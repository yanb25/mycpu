==> flow/design.v <==
`timescale 1ns/1ps
module REGESTER_FILE (
    input CLK,
    output reg[64 - 1:0]valA,
    output reg[64 - 1:0]valB,
    input [4 - 1:0]srcA,
    input [4 - 1:0]srcB,
    input [64 - 1:0]valE,
    input [64 - 1:0]valM,
    input [4 - 1:0]destE,
    input [4 - 1:0]destM
);
    initial begin
        data[4'b0100] = 64;
    end
    reg [64 - 1:0]data[16 - 1 : 0];
    always@(posedge CLK) begin
        data[destE] = valE;
        data[destM] = valM;
    end
    always@(*) begin
        valA = data[srcA];
        valB = data[srcB];
    end
endmodule
`timescale 1ns/1ps
module SRC_A(
    input [4 - 1: 0]rA,
    input [3:0] icode,
    output reg [3:0] OUT
);
    always@(*) begin
        case(icode)
            4'b0011, 4'b0101, 4'b0111, 4'b1000:
                OUT = 4'b1111;
            4'b1011, 4'b1001 :
                OUT = 4'b0100;
            default :
                OUT = rA;
        endcase
    end
endmodule
module SRC_B(
    input [4 - 1: 0] rB,
    input [3:0] icode,
    output reg [3:0] OUT
);
    always@(*) begin
        case (icode)
            4'b0010, 4'b0011, 4'b0111 :
                OUT = 4'b1111;
            4'b1010, 4'b1011, 4'b1000, 4'b1001 :
                OUT = 4'b0100;
            default :
                OUT = rB;
        endcase
    end
endmodule
module DEST_E(
    input [4 - 1:0] rB,
    input [3:0] icode,
    input Cnd,
    output reg [3:0] OUT
);
    always@(*) begin
        case(icode)
            4'b0010 : begin
                if (Cnd) begin
                    OUT = rB;
                end else begin
                    OUT = 4'b1111;
                end
            end
            4'b0100, 4'b0101, 4'b0111 :
                OUT = 4'b1111;
            4'b1010, 4'b1011, 4'b1000, 4'b1001 :
                OUT = 4'b0100;
            default :
                OUT = rB;
        endcase
    end
endmodule
module DEST_M(
    input [4 - 1: 0] rA,
    input [3:0] icode,
    output reg [3:0] OUT
);
    always@(*) begin
        case(icode)
            4'b0101, 4'b1011 :
                OUT = rA;
            default :
                OUT = 4'b1111;
        endcase
    end
endmodule
`timescale 1ns/1ps
module REGISTER_FILE_MODULE(
    input [4 - 1:0] rA,
    input [4 - 1:0] rB,
    input CLK,
    input [3:0] icode,
    input Cnd,
    output [64 - 1:0] valA,
    output [64 - 1:0] valB,
    input [64 - 1:0] valE,
    input [64 - 1:0] valM
);
    wire [3:0]OUTA;
    wire [3:0]OUTB;
    wire [3:0]OUTE;
    wire [3:0]OUTM;
    SRC_A src_a(
        .rA(rA),
        .icode(icode),
        .OUT(OUTA)
    );
    SRC_B src_b(
        .rB(rB),
        .icode(icode),
        .OUT(OUTB)
    );
    DEST_E dest_e(
        .rB(rB),
        .icode(icode),
        .Cnd(Cnd),
        .OUT(OUTE)
    );
    DEST_M dest_m(
        .rA(rA),
        .icode(icode),
        .OUT(OUTM)
    );
    REGESTER_FILE regester_file(
        .CLK(CLK),
        .valA(valA),
        .valB(valB),
        .srcA(OUTA),
        .srcB(OUTB),
        .valE(valE),
        .valM(valM),
        .destE(OUTE),
        .destM(OUTM)
    );
endmodule
Tool chain data of REGISTER_FILE_MODULE. Tool output for the design above, in the order of the flow. Lines are those of the file above, counted from 1. Operators: Yosys type, input widths -> output width; for muxes data width and select width s. Library cell names are shortened. The mark n/a stands for no value.

Top module: REGISTER_FILE_MODULE. Clock port: CLK. Cell library: sky130hd. Timing corner: tt_025C_1v80.

Word level. Source: Yosys, flattened and elaborated, memories not mapped. Widths are those after wreduce; folded enables and synchronous resets count as part of the registers. Registers that Yosys merges into a memory's read port (data or address) are not register bits. Print and check cells do not count. Equal cells are merged and count once. Memory sizes are those after Yosys's memory passes, which may raise the word count (mostly to a power of two), join words into wider ones and drop unused or constant bits.

The entry for bits in registers reads 0. The entry for memories kept reads 1. The entry for RAM bits reads 1024. The figure for output and inout bits is 128. The entry for cells after elaboration reads 21.

Memory list: regester_file.data (words 16, bits a word 64, read ports 2, wr ports 2, RTL line 16) `reg [64 - 1:0]data[16 - 1 : 0];`.

The figure for multiplexer cells is 5. For equal/unequal tests the number is 9. The figure for reductions and logical operators is 6.

Operator list (count): $eq 4x4->1 const B (4); $pmux 4 s2 (2); $eq 4x3->1 const B (3); $pmux 4 s3 (1); $eq 4x2->1 const B (2); $reduce_or 4->1 (2); $mux 4 (2); $reduce_or 3->1 (2); $reduce_or 2->1 (2).

Logic depth. Depth = most cells in a row (Yosys ltp): at word level without a register or memory, in the mapped netlist without a sequential cell, where the memories' decode and read muxes count.

For depth in word-level cells the number is 3. For ABC_AREA the number is 0. Under mapped depth stands 11. Gate-level depth less buffers: 6.

Mapped cells and area. Yosys stat after the flow's synthesis: flattened, memories mapped to cells. It holds for the ABC_AREA given above (unset counts as 0); a run with the other value may have another netlist. Totals and module areas in this step are rounded.

For mapped cells the number is 5149. Under buffer cells stands 595. The entry for flip-flop cells reads 1024. The figure for synthesis area is 61000 µm².

Cell types: edfxtp_1 (count 1024, area in all 3.07E+04 µm²); mux2_2 (count 1031, area in all 1.16E+04 µm²); nand2_1 (count 716, area in all 2.69E+03 µm²); o22ai_1 (count 308, area in all 1.93E+03 µm²); o221ai_1 (count 195, area in all 1.71E+03 µm²); mux4_2 (count 64, area in all 1.44E+03 µm²); a22oi_1 (count 186, area in all 1.4E+03 µm²); a21oi_1 (count 259, area in all 1.3E+03 µm²); nand3_1 (count 256, area in all 1.28E+03 µm²); buf_2 (count 185, area in all 925.888 µm²); nor3b_2 (count 64, area in all 800.768 µm²); clkbuf_1 (count 194, area in all 728.198 µm²); buf_4 (count 86, area in all 645.619 µm²); nor2_1 (count 145, area in all 544.272 µm²); buf_6 (count 44, area in all 495.475 µm²); o211ai_1 (count 64, area in all 480.461 µm²); nand4_1 (count 65, area in all 406.64 µm²); o21ai_1 (count 65, area in all 325.312 µm²).

Not listed: further types 55, cells in them 198. By module: a second synthesis without flattening, with its own total; a netlist apart from the flattened one above.

For cell total of the unflattened synthesis the number is 3458. The entry for area (unflattened synthesis) reads 59000 µm².

Rows give one instance, submodules left out.

By module: REGESTER_FILE (cells 3407, times used 1, area 59000 µm²); SRC_A (cells 14, times used 1, area 90 µm²); SRC_B (cells 15, times used 1, area 86 µm²); DEST_E (cells 12, times used 1, area 85 µm²); DEST_M (cells 10, times used 1, area 70 µm²); REGISTER_FILE_MODULE (cells 0, times used 1, area 0.0 µm²).

Timing after synthesis. Path of least setup slack by OpenSTA after synthesis, without wires, with an ideal clock, recovery checks aside; 20% of the period is set as input and as output delay. Where synthesis merged equal registers, the netlist keeps one of their names.

Path kind: input to register. From: input port icode[0]. To: memory regester_file.data[10][0]. The figure for path buffers is 1. For data required time the number is 8.858 ns. The figure for input delay is 1.888 ns. The figure for stages is 6. Under delay of the path stands 6.212 ns. Under period stands 9.44 ns. Under data arrival time stands 7.518 ns. For path slack the number is 1.340 ns. Launch time at the first pin: 1.888 ns. Library setup time: 0.582 ns. Synthesis period reached: 8.1 ns.

"delay of the path" is the arrival time less input delay plus setup time. "stages" counts driving pins, that of a launching flip-flop among them; a cell with two outputs on the path counts twice. "synthesis period reached" = period - worst setup slack (recovery checks aside). The figure is calculated, with input and output delays left at 20% of the set period. The rows between start and end are the longest chain of elaborated cells between them; the timing report does not say that the signal goes this way. Where chains are equally long, one stands for them. Each line given opens the expression or statement behind the cell; cells for indexed reads and writes are added by Yosys, which also makes memories of some case tables.

Path through: buf_4 > nand2b_1 > nor2_1 > o31ai_1 > nand3b_1 > o31ai_1. For cells in the longest elaborated chain the number is 3. For elaborated cells between the ends (all ways) the number is 13.

Ends and longest elaborated chain, after synthesis: from (decl) (RTL line 102) `input [3:0] icode,`; $eq 4x4->1 (RTL line 66) `case(icode)`; $reduce_or 4->1 (RTL line 66); $pmux 4 s3 (RTL line 66); to (decl) (RTL line 16) `reg [64 - 1:0]data[16 - 1 : 0];`.

Worst path after layout. Path of least setup slack in the final report of record 1 (OpenROAD, finished layout, wires in). Where an end is a register, its clock arrival counts in the times.

Path kind: input to output. From: input port icode[3]. To: output port valB[2]. For output delay the number is 2.04 ns. The figure for path buffers is 5. Under data arrival time stands 7.22 ns. For path slack the number is 0.94 ns. Under period stands 10.2 ns. The figure for input delay is 2.04 ns. Launch time at the first pin: 2.04 ns. For data required time the number is 8.16 ns. The figure for stages is 11.

The rows between start and end are the longest chain of elaborated cells between them; the timing report does not say that the signal goes this way. Where chains are equally long, one stands for them. The chain passes a memory read, where the word-level depth is cut; so it can be longer than that depth.

Path through: clkdlybuf4s50_1 > nor2b_4 > a221o_1 > buf_4 > buf_2 > buf_2 > o221ai_1 > o21ai_1 > nor2_1 > nor3b_1 > clkdlybuf4s50_1. For cells in the longest elaborated chain the number is 4. For elaborated cells between the ends (all ways) the number is 11.

Ends and longest elaborated chain, after layout: from (decl) (RTL line 102) `input [3:0] icode,`; $eq 4x4->1 (RTL line 49) `case (icode)`; $reduce_or 4->1 (RTL line 49); $pmux 4 s2 (RTL line 49); $mem_v2 16x64 (RTL line 16) `reg [64 - 1:0]data[16 - 1 : 0];`; to (decl) (RTL line 105) `output [64 - 1:0] valB,`.

Data sheet: physical implementation of REGISTER_FILE_MODULE

Record of 2 stored runs of the RTL-to-layout flow on REGISTER_FILE_MODULE, platform sky130hd. The runs are unordered. Constraints: input delay and output delay 20% of the set period each, output load 0.01 pF. "worst setup path time" means the part of the period allowed to the worst setup path (the constraints hold back 20% at inputs and 20% at outputs) less its slack; where the path has registers, the arrival times of their clocks count too. "power consumption" rests on the timing tool's default activity at the inputs, not on a simulated workload. Results are given in rounded form.

Record 1 has these settings: period_ns 10.2; CORE_UTILIZATION 50; PLACE_DENSITY_LB_ADDON 0.04; CORE_ASPECT_RATIO 1.02; CORE_MARGIN 6; CELL_PAD_IN_SITES_DETAIL_PLACEMENT 0; GPL_TIMING_DRIVEN 0; CAP_MARGIN 20; SLEW_MARGIN 20. The measured chip area after synthesis (Yosys) is 61,000 µm². The measured area inside the die boundary is 130,000 µm². The final design utilization comes to 0.59. The worst slack on setup checks stands at 0.94 ns. The setup TNS stands at 0.000 ns. The smallest hold slack reads 2.0 ns. The power consumption reads 12 mW. The worst setup path time comes to 5.18 ns. Critical path type: input to output.

Record 2 has these settings: period_ns 9.23; CORE_UTILIZATION 67; SETUP_SLACK_MARGIN 0.31; PLACE_DENSITY 0.93; CELL_PAD_IN_SITES_GLOBAL_PLACEMENT 1; SLEW_MARGIN 10; MIN_ROUTING_LAYER met1; CAP_MARGIN 20; CORE_MARGIN 2. The measured chip area after synthesis (Yosys) is 61,000 µm². The measured area inside the die boundary is 93,000 µm². The final design utilization comes to 0.74. The worst slack on setup checks stands at 1.0 ns. The setup TNS stands at 0.000 ns. The smallest hold slack reads 2.2 ns. The power consumption reads 12 mW. The worst setup path time comes to 4.51 ns. Critical path type: input to output.
