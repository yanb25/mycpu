==> flow/design.v <==
`timescale 1ns/1ps
module ALU(
    input CLK,
    output reg [64 - 1:0]valE,  
    output reg [3:0]CC,  
    input [1:0]ALUfun,  
    input [64 - 1:0]ALUA,  
    input [64 - 1:0]ALUB,  
    input set_cond
);
     always@(*) begin
        case(ALUfun)
            2'b00 : begin
                valE = ALUB + ALUA;
            end
            2'b01 : begin
                valE = ALUB - ALUA;
            end
            2'b10 : begin
                valE = ALUB & ALUA;
            end
            2'b11 : begin
                valE = ALUB | ALUA;
            end
        endcase
    end
    always@(posedge CLK) begin
        if (set_cond) begin
            CC[0] = valE == 0;
            CC[1] = valE[64 - 1] == 1;
            CC[2] = ((ALUB[64 - 1]^(ALUfun == 2'b01)) == ALUA[64 - 1]) && (ALUB[64 - 1] != valE[64 - 1]);
            CC[3] = (valE < ALUA);
        end
    end
endmodule
`timescale 1ns/1ps
module ALUA(
    input [64 - 1:0]valA,
    input [64 - 1:0]valC,
    input [3:0]icode,
    output reg [64 - 1:0]OUT
);
    always@(*) begin
        case(icode)
            4'b0110, 4'b0010, 4'b0010 : OUT = valA;
            4'b0100, 4'b0011, 4'b0101 : OUT = valC;
            4'b1010, 4'b1011, 4'b1000, 4'b1001 : OUT = 8;
            default : OUT = 0; 
        endcase
    end
endmodule
module ALUB(
    input [64 - 1:0] valB,
    input [64 - 1:0] valC,
    input [3:0]icode,
    output reg[64 - 1:0]OUT
);
    always@(*) begin
        case(icode)
            4'b0110, 4'b0100, 4'b0101, 4'b1010, 4'b1011, 4'b1000, 4'b1001 : OUT = valB;
            default : OUT = 0;
        endcase
    end
endmodule
module ALUFUN(
    input [3:0]icode,
    input [3:0]ifun,
    output reg [1:0]OUT
);
    always@(*) begin
        case(icode)
            4'b0010, 4'b0100, 4'b0011, 4'b0101, 4'b1011, 4'b1001, 4'b0010 : OUT = 2'b00;
            4'b1010, 4'b1000 : OUT = 2'b01;
            default : OUT = ifun;  
        endcase
    end
endmodule
module SET_CC(
    input [3:0]icode,
    output reg OUT
);
    always@(*) begin
        OUT = (icode == 4'b0110);
    end
endmodule
module COND(
    input [3:0]ifun,
    input [3:0]CC,
    output reg OUT
);
    wire [6:0]Rels;  
    assign Rels[0] = 1;
    assign Rels[3] = CC[0];
    assign Rels[4] = ~CC[0];
    assign Rels[2] = CC[1] ^ CC[2];  
    assign Rels[5] = ~Rels[2];
    assign Rels[6] = Rels[5] & (~CC[0]);
    assign Rels[1] = Rels[2] | CC[0];
    always@(*) begin
        OUT = Rels[ifun];
    end
endmodule
`timescale 1ns/1ps
module ALU_MODULE(
    input CLK,
    input [3:0] icode,
    input [3:0] ifun,
    input [64 - 1:0]valA,
    input [64 - 1:0]valB,
    input [64 - 1:0]valC,
    output Cnd,
    output [64 - 1:0]valE
);
    wire [64 - 1:0]OUTA;
    wire [64 - 1:0]OUTB;
    wire [1:0]OUTALUFun;
    wire OUTSet_cc;
    wire OUTCond;
    wire [3:0]CC;
    assign Cnd = OUTCond;
    ALUA alua(
        .valA(valA),
        .valC(valC),
        .icode(icode),
        .OUT(OUTA)
    );
    ALUB alub(
        .valB(valB),
        .valC(valC),
        .icode(icode),
        .OUT(OUTB)
    );
    ALUFUN alufun(
        .icode(icode),
        .ifun(ifun),
        .OUT(OUTALUFun)
    );
    SET_CC set_cc(
        .icode(icode),
        .OUT(OUTSet_cc)
    );
    COND cond(
        .ifun(ifun),
        .CC(CC),
        .OUT(OUTCond)
    );
    ALU alu(
        .CLK(CLK),
        .valE(valE),
        .CC(CC),
        .ALUfun(OUTALUFun),
        .ALUA(OUTA),
        .ALUB(OUTB),
        .set_cond(OUTSet_cc)
    );
endmodule
## Tool chain data of ALU_MODULE

The steps from the RTL of ALU_MODULE to its reports follow in flow order.
Line numbers count from 1 in the design file above.
Operators: Yosys type, input widths -> output width; for muxes data width and select width s.
Cell names lack the library's common part.
Not given: -

| set-up | value |
|---|---|
| top module | ALU_MODULE |
| clock input | CLK |
| cell library | sky130hd |
| library corner | tt_025C_1v80 |

## Word level

Source: Yosys, flattened and elaborated, memories not mapped. Widths are those after wreduce. Registers that Yosys merges into a memory's read port (data or address) are not register bits. Print and check cells do not count. Equal cells are merged and count once.

| word-level totals | value |
|---|---|
| elaborated cells | 41 |
| register bits after elaboration | 3 |
| output and inout bits | 65 |
| input bits | 201 |

| cells by class | value |
|---|---|
| bitwise logic cells | 8 |
| equality and inequality tests | 14 |
| mux-type cells | 4 |
| add/sub/neg operators | 2 |
| reductions and logical operators | 9 |
| shift-type cells | 1 |

Operators by type and width:

| operator | number |
|---|---|
| $pmux 64 s4 | 1 |
| $pmux 64 s3 | 1 |
| $add 64x64->64 | 1 |
| $sub 64x64->64 | 1 |
| $and 64x64->64 | 1 |
| $or 64x64->64 | 1 |
| $logic_not 64->1 | 1 |
| $mux 64 | 1 |
| $eq 4x4->1 const B | 4 |
| $eq 4x3->1 const B | 3 |
| $eq 4x2->1 const B | 2 |
| $shiftx 7x4->1 | 1 |
| $reduce_or 7->1 | 1 |
| $reduce_or 6->1 | 1 |
| $eq 2x2->1 const B | 2 |
| $reduce_or 2->1 | 2 |
| $reduce_or 4->1 | 1 |
| $pmux 2 s2 | 1 |
| $reduce_or 3->1 | 1 |
| $xor 1x1->1 | 2 |
| $not 1->1 | 2 |
| $eq 2x1->1 const B | 1 |
| $logic_not 2->1 | 1 |
| $eq 1x1->1 | 1 |
| $ne 1x1->1 | 1 |
| $and 1x1->1 | 1 |
| $or 1x1->1 | 1 |
| $logic_and 1x1->1 | 1 |

## Logic depth

Yosys ltp: most cells in a row. Word level: on the elaborated netlist, between registers, memories and ports. Mapped: between sequential cells and ports; inverters and the memories' decode and read muxes count.

| depth | value |
|---|---|
| depth in word-level cells | 7 |
| ABC_AREA | 0 |
| mapped depth | 33 |
| depth with buffers taken out | 29 |

## Mapped cells and area

The flow's flattened synthesis, as Yosys stat reports it; memories are mapped. The netlist is that of the ABC_AREA named above (0 if unset); the other value can give another one.
Totals and module areas in this step are rounded.

| synthesis totals | value |
|---|---|
| mapped cells | 1467 |
| buffer cells | 106 |
| sequential part of the area | 90.1 sq um |
| flip-flops | 3 |
| cell area after synthesis | 9295 sq um |

Cell types:

| cell type | number | area in all (sq um) |
|---|---|---|
| ha_1 | 66 | 825.792 |
| a21oi_1 | 147 | 735.706 |
| xnor2_1 | 73 | 639.363 |
| nand2_1 | 161 | 604.33 |
| o21ai_0 | 112 | 560.538 |
| nor2_1 | 111 | 416.65 |
| maj3_1 | 38 | 380.365 |
| and2_1 | 57 | 356.592 |
| xor2_1 | 40 | 350.336 |
| a22o_1 | 34 | 297.786 |
| clkbuf_1 | 71 | 266.506 |
| a21o_1 | 32 | 240.23 |
| a22oi_1 | 30 | 225.216 |
| nand4_1 | 33 | 206.448 |
| inv_1 | 51 | 191.434 |
| nor3_1 | 38 | 190.182 |
| nor2b_1 | 28 | 175.168 |
| a31oi_1 | 24 | 150.144 |

Not listed: further types 64, cells in them 321.
The figures by module come from a second, unflattened synthesis with its own total; it is not the netlist above.

| second synthesis, totals | value |
|---|---|
| cell total of the unflattened synthesis | 1679 |
| area total of the unflattened synthesis | 10610 sq um |

Each row is one instance without its submodules.

By module:

| module | area (sq um) | seq. area (sq um) | times used | cells |
|---|---|---|---|---|
| ALU | 8564 | 120.1 | 1 | 1290 |
| ALUA | 1456 | 0.0 | 1 | 296 |
| ALUB | 455.4 | 0.0 | 1 | 74 |
| COND | 71.3 | 0.0 | 1 | 10 |
| ALUFUN | 45.0 | 0.0 | 1 | 8 |
| SET_CC | 12.5 | 0.0 | 1 | 1 |
| ALU_MODULE | 0.0 | 0.0 | 1 | 0 |

## Worst setup path after synthesis

OpenSTA on the mapped netlist: ideal clock, no wires. The path of least setup slack (recovery checks aside). Input and output delay are each 20% of the period. Register names are those of the netlist, which keeps one name where synthesis merged equal registers.

| timing path post-synthesis | value |
|---|---|
| path kind | input to output |
| start | input port icode[1] |
| end | output port valE[62] |
| buffers on the path | 9 |
| clock period | 11.3 ns |
| delay of the path | 5.728 ns |
| external input delay | 2.260 ns |
| stages on the path | 27 |
| arrival | 7.988 ns |
| required time | 9.040 ns |
| output delay | 2.260 ns |
| path slack | 1.052 ns |
| time at the first pin | 2.260 ns |
| synthesis period reached | 10.248 ns |

"delay of the path" is the arrival time less input delay plus setup time.
At an output port there is no setup time.
"stages on the path": output pins that drive a net of the path, with the launching flip-flop's if there is one; two outputs of one cell count as two.
"synthesis period reached" is the clock period less the worst setup slack; recovery checks do not enter. This is arithmetic on one report: input and output delays are still those of the set period (20% each).
The rows between start and end are the longest chain of elaborated cells between them; the timing report does not say that the signal goes this way. Where chains are equally long, one stands for them.
Each line given opens the expression or statement behind the cell; cells for indexed reads and writes are added by Yosys, which also makes memories of some case tables.

| between the ends, post-synthesis | value |
|---|---|
| cell sequence | buf_2 > buf_2 > clkbuf_1 > nor3_1 > o21ai_1 > buf_2 > buf_1 > buf_2 > buf_1 > nand2_1 > clkbuf_1 > o21ai_0 > xnor2_1 > ha_1 > clkbuf_1 > a21oi_1 > o21ai_0 > a21o_1 > a22o_1 > a311oi_1 > a31oi_1 > or3_1 > a21oi_1 > o21ai_0 > a221oi_1 > xor2_1 > mux2i_1 |
| length of the longest elaborated chain | 5 |
| elaborated cells between the ends (all ways) | 27 |
| classes of those cells | add/sub (2); eq/ne (12); mux (4); logic (2); reduce/logical (7) |

Ends and longest elaborated chain, post-synthesis:

| element | line | source |
|---|---|---|
| start, declared | 106 | `input [3:0] icode,` |
| $eq 4x3->1 | 59 | `case(icode)` |
| $reduce_or 7->1 | 59 |  |
| $mux 64 | 59 |  |
| $sub 64x64->64 | 17 | `valE = ALUB - ALUA;` |
| $pmux 64 s4 | 12 | `case(ALUfun)` |
| end, declared | 112 | `output [64 - 1:0]valE` |

## Worst path after layout

From the final timing report of job 2: the path of least setup slack in the routed layout; clock arrival at registers is part of the times.

| timing path after layout | value |
|---|---|
| path kind | input to output |
| start | input port icode[0] |
| end | output port valE[60] |
| external input delay | 2.58 ns |
| buffers on the path | 6 |
| time at the first pin | 2.58 ns |
| path slack | 2.02 ns |
| required time | 10.32 ns |
| output delay | 2.58 ns |
| stages on the path | 28 |
| clock period | 12.9 ns |
| arrival | 8.30 ns |

The rows between start and end are the longest chain of elaborated cells between them; the timing report does not say that the signal goes this way. Where chains are equally long, one stands for them.

| between the ends, after layout | value |
|---|---|
| cell sequence | buf_8 > buf_12 > nor2b_4 > buf_4 > a22o_1 > a22oi_1 > nor2_2 > or3_4 > or3_4 > nor2_4 > nand3_4 > nor3_4 > nand3_4 > o31ai_4 > xor2_1 > ha_2 > a21o_1 > buf_4 > o21bai_4 > a21oi_4 > o21ai_2 > a211o_1 > a21oi_2 > buf_6 > o41ai_4 > and3_4 > nor3_4 > buf_2 |
| length of the longest elaborated chain | 5 |
| elaborated cells between the ends (all ways) | 27 |
| classes of those cells | add/sub (2); eq/ne (12); mux (4); logic (2); reduce/logical (7) |

Ends and longest elaborated chain, after layout:

| element | line | source |
|---|---|---|
| start, declared | 106 | `input [3:0] icode,` |
| $eq 4x3->1 | 59 | `case(icode)` |
| $reduce_or 7->1 | 59 |  |
| $mux 64 | 59 |  |
| $sub 64x64->64 | 17 | `valE = ALUB - ALUA;` |
| $pmux 64 s4 | 12 | `case(ALUfun)` |
| end, declared | 112 | `output [64 - 1:0]valE` |

FLOW RESULTS
============

Below are 2 stored runs of the flow (Yosys, OpenROAD; platform sky130hd) on ALU_MODULE, each with its settings and what was measured, unordered. Constraints: input delay and output delay 20% of the set period each, output load 0.01 pF.
"time used up by the worst setup path" is the time allowed to the run's worst setup path (the clock period less input and output delay, where it has them) less its slack. Clock arrival times count: a late capture clock shortens it, a late launch clock lengthens it.
"total power of the final layout": no workload was simulated; the value follows from the tool's default switching activity.
Results are given in rounded form.
A setting shown as -- is not set for that run.
Among the results, -- means that no value is shown for the run.

| run name | period_ns | CORE_UTILIZATION | SETUP_SLACK_MARGIN | PLACE_DENSITY_LB_ADDON | CORE_ASPECT_RATIO | CELL_PAD_IN_SITES_DETAIL_PLACEMENT | TNS_END_PERCENT | GPL_ROUTABILITY_DRIVEN | CTS_CLUSTER_SIZE | SLEW_MARGIN | CAP_MARGIN | CORE_MARGIN | CTS_CLUSTER_DIAMETER | MIN_ROUTING_LAYER | MAX_ROUTING_LAYER | total power of the final layout (uW) | lowest hold slack (ns) | setup total negative slack (ns) | post-layout utilization (%) | cell area after synthesis (sq um) | time used up by the worst setup path (ns) | kind of the worst setup path | overall die area (sq um) | smallest setup slack (ns) |
|---|---|---|---|---|---|---|---|---|---|---|---|---|---|---|---|---|---|---|---|---|---|---|---|---|
| job 1 | 11.8 | 61 | 3.19 | 0.06 | 1.15 | 1 | 70 | 1 | 12 | 40 | 20 | 2 | -- | -- | -- | -- | -- | -- | -- | -- | -- | -- | -- | -- |
| job 2 | 12.9 | 19 | 2.75 | 0.13 | 0.63 | -- | -- | -- | -- | 20 | 15 | 2 | 341 | met1 | met4 | 1143 | 3.095 | 0.000 | 31.4 | 9295 | 5.72 | input to output | 50760 | 2.025 |

Job 1: incomplete, placement halted on DPL-0033
